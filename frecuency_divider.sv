==> flow/design.v <==
module frecuency_divider(
    input clk,
    input reset,
    output reg clk_dividido
    );
parameter [11:0] yy = 5208;  
reg [11:0] CuentaCada20ns;
wire iguales;
always @ (posedge reset, posedge clk) 
	begin
		if (reset) 
				begin
				CuentaCada20ns <= 0;  
				clk_dividido<= 0;
				end
		else if (iguales)
			begin
				CuentaCada20ns <= 0;  
				clk_dividido <= ~clk_dividido;
			end
		else CuentaCada20ns <= CuentaCada20ns + 1'b1;
	end
	assign iguales = (CuentaCada20ns==yy)? 1'b1:1'b0;
endmodule
# ---- Step by step through the tools: frecuency_divider
# Tool output for the design above, in the order of the flow.
# Line numbers count from 1 in the design file above.
# Operators: Yosys type, input widths -> output width; for muxes data width and select width s.
# Cell names lack the library's common part.
# Not given: --
dict set report setup {
  top_module {frecuency_divider}
  clock_port {clk}
  lib {sky130hd}
  pvt_corner {tt_025C_1v80}
}

# ---- Word-level counts
# Yosys after proc, flatten, opt, wreduce and memory -nomap, before mapping. Enables and synchronous resets that opt folds into registers are not counted as muxes. Memory bits, and registers merged into a memory's read port (data or address), are not among the register bits. Print and check cells are not counted. Equal cells are merged and count once.
dict set report bits {
  ff_bits 13
  input_bits 2
  out_inout_bits 1
}
dict set report classes {
  muxes 2
  logic 1
  n_eq 1
  addsub 1
}
# cell count
set op_table {}
lappend op_table {{$add 12x1->12 const B} 1}
lappend op_table {{$eq 12x11->1 const B} 1}
lappend op_table {{$mux 12} 1}
lappend op_table {{$not 1->1} 1}
lappend op_table {{$mux 1} 1}

# ---- Longest topological paths
# Yosys ltp: most cells in a row. Word level: on the elaborated netlist, between registers, memories and ports. Mapped: between sequential cells and ports; inverters and the memories' decode and read muxes count.
dict set report logic_depth {
  word_depth 3
  abc_area 0
  depth_mapped 5
  ltp_nobuf 5
}

# ---- Synthesis result
# Source: synth_stat.txt of the flow (Yosys; design flattened, memories mapped). It holds for the ABC_AREA given above (unset counts as 0); a run with the other value may have another netlist.
dict set report mapped {
  seq_area_um2 325.3
  ff_cells 13
  cells 57
  mapped_area_um2 611.8
}
# cell count type_area_um2
set by_type {}
lappend by_type {dfrtp_1 13 325.312}
lappend by_type {xor2_1 6 52.55}
lappend by_type {xnor2_1 3 26.275}
lappend by_type {ha_1 2 25.024}
lappend by_type {nand3_1 5 25.024}
lappend by_type {inv_1 6 22.522}
lappend by_type {nor2_1 6 22.522}
lappend by_type {nor3_4 1 16.266}
lappend by_type {or4b_4 1 13.763}
lappend by_type {a21oi_1 2 10.01}
lappend by_type {nor3_1 2 10.01}
lappend by_type {or4b_1 1 10.01}
lappend by_type {nand2_1 2 7.507}
lappend by_type {o31ai_1 1 7.507}
lappend by_type {or4_1 1 7.507}
lappend by_type {nand4_1 1 6.256}
lappend by_type {nor2b_1 1 6.256}
lappend by_type {nor4_1 1 6.256}
# Not listed: further types 2, cells in them 2.

# ---- Path before layout
# OpenSTA on the mapped netlist: ideal clock, no wires. The path of least setup slack (recovery checks aside). Input and output delay are each 20% of the period. Register names are those of the netlist, which keeps one name where synthesis merged equal registers.
dict set report synth_timing {
  path_type {register -> register}
  from {register CuentaCada20ns[0]}
  to {register clk_dividido}
  path_stages 6
  required_ps 3611
  path_slack_ps 2113
  t_arrival_ps 1498
  setup_ps 79
  clock_period_ps 3690
  delay_ps 1577
  synth_period_reached_ps 1577
}
# "delay_ps" = arrival - input delay + setup time.
# "path_stages": output pins that drive a net of the path, with the launching flip-flop's if there is one; two outputs of one cell count as two.
# "synth_period_reached_ps" = period - worst setup slack (recovery checks aside). The figure is calculated, with input and output delays left at 20% of the set period.
# Between the ends stands the longest chain of elaborated cells between them, by number of cells; it is not shown to be the way that was timed. Of several equally long chains one is given.
# Each line given opens the expression or statement behind the cell; cells for indexed reads and writes are added by Yosys, which also makes memories of some case tables.
# A register here has more assigning lines than the two given.
dict set report synth_between {
  path_cell_list {dfrtp_1 inv_1 ha_1 or4b_4 nor3_4 xor2_1}
  elab_chain_cells 2
}
# element line
set synth_lines {}
lappend synth_lines {{start: declaration} 7} ;# reg [11:0] CuentaCada20ns;
lappend synth_lines {{start: assignment} 13} ;# CuentaCada20ns <= 0;
lappend synth_lines {{start: assignment} 21} ;# else CuentaCada20ns <= CuentaCada20ns + 1'b1;
lappend synth_lines {{$eq 12x11->1} 23} ;# assign iguales = (CuentaCada20ns==yy)? 1'b1:1'b0;
lappend synth_lines {{$mux 1} 23}
lappend synth_lines {{end: assignment} 14} ;# clk_dividido<= 0;
lappend synth_lines {{end: assignment} 19} ;# clk_dividido <= ~clk_dividido;
lappend synth_lines {{end: declaration} 4} ;# output reg clk_dividido

# ---- Worst path after layout
# Path of least setup slack in the final report of record 1 (OpenROAD, finished layout, wires in). Where an end is a register, its clock arrival counts in the times.
# The path's times are printed in steps of 10 ps; the period is the one set.
dict set report layout_timing {
  path_type {register -> output}
  from {register clk_dividido}
  to {output port clk_dividido}
  required_ps 2110
  path_slack_ps 930
  output_delay_ps 530
  path_stages 2
  t_arrival_ps 1180
  clock_period_ps 2640
}
dict set report layout_between {
  path_cell_list {dfrtp_1 clkdlybuf4s50_1}
  elab_chain_cells 0
}
# element line
set layout_lines {}
lappend layout_lines {{start: declaration} 4} ;# output reg clk_dividido
lappend layout_lines {{start: assignment} 14} ;# clk_dividido<= 0;
lappend layout_lines {{start: assignment} 19} ;# clk_dividido <= ~clk_dividido;
lappend layout_lines {{end: declaration} 4}

# Below are 2 stored runs of the flow (Yosys, OpenROAD; platform sky130hd) on frecuency_divider, each with its settings and what was measured, unordered. Constraints: input delay and output delay 20% of the set period each, output load 0.01 pF.
# "achieved_period_ps" = clock period - worst setup slack. The figure is calculated, with input and output delays left at 20% of the set period.
# "worst_path_time_ps" is the time allowed to the run's worst setup path (the clock period less input and output delay, where it has them) less its slack. Clock arrival times count: a late capture clock shortens it, a late launch clock lengthens it.
# "design_power_mw" is the tool's figure for a default switching activity; nothing was simulated.
# "worst_path_time_ps" is given in steps of 10 ps.
run="record 1" settings period_ns=2.64 CAP_MARGIN=20 CORE_MARGIN=2 CORE_UTILIZATION=40 SLEW_MARGIN=20
run="record 1" results worst_path_time_ps=1180 critical_path_kind="register -> output" timing.setup.ws_ps=933 tns_ps=0 achieved_period_ps=1707 ys_area_um2=611.8 utilization_pct=46.1 dieArea_um2=1858.5 ws_hold_ps=467 final_stdcell_area_um2=678.1 design_power_mw=0.3212
run="record 2" settings period_ns=1.51 CORE_UTILIZATION=49 PLACE_DENSITY_LB_ADDON=0.11 HOLD_SLACK_MARGIN=0.17 CORE_ASPECT_RATIO=1.93 CORE_MARGIN=3 CELL_PAD_IN_SITES_GLOBAL_PLACEMENT=3 GPL_TIMING_DRIVEN=1 GPL_ROUTABILITY_DRIVEN=0 CTS_CLUSTER_SIZE=41 SLEW_MARGIN=25 MAX_ROUTING_LAYER="met4" CAP_MARGIN=20
run="record 2" outcome="no results, floorplanning failed with PDN-0185"
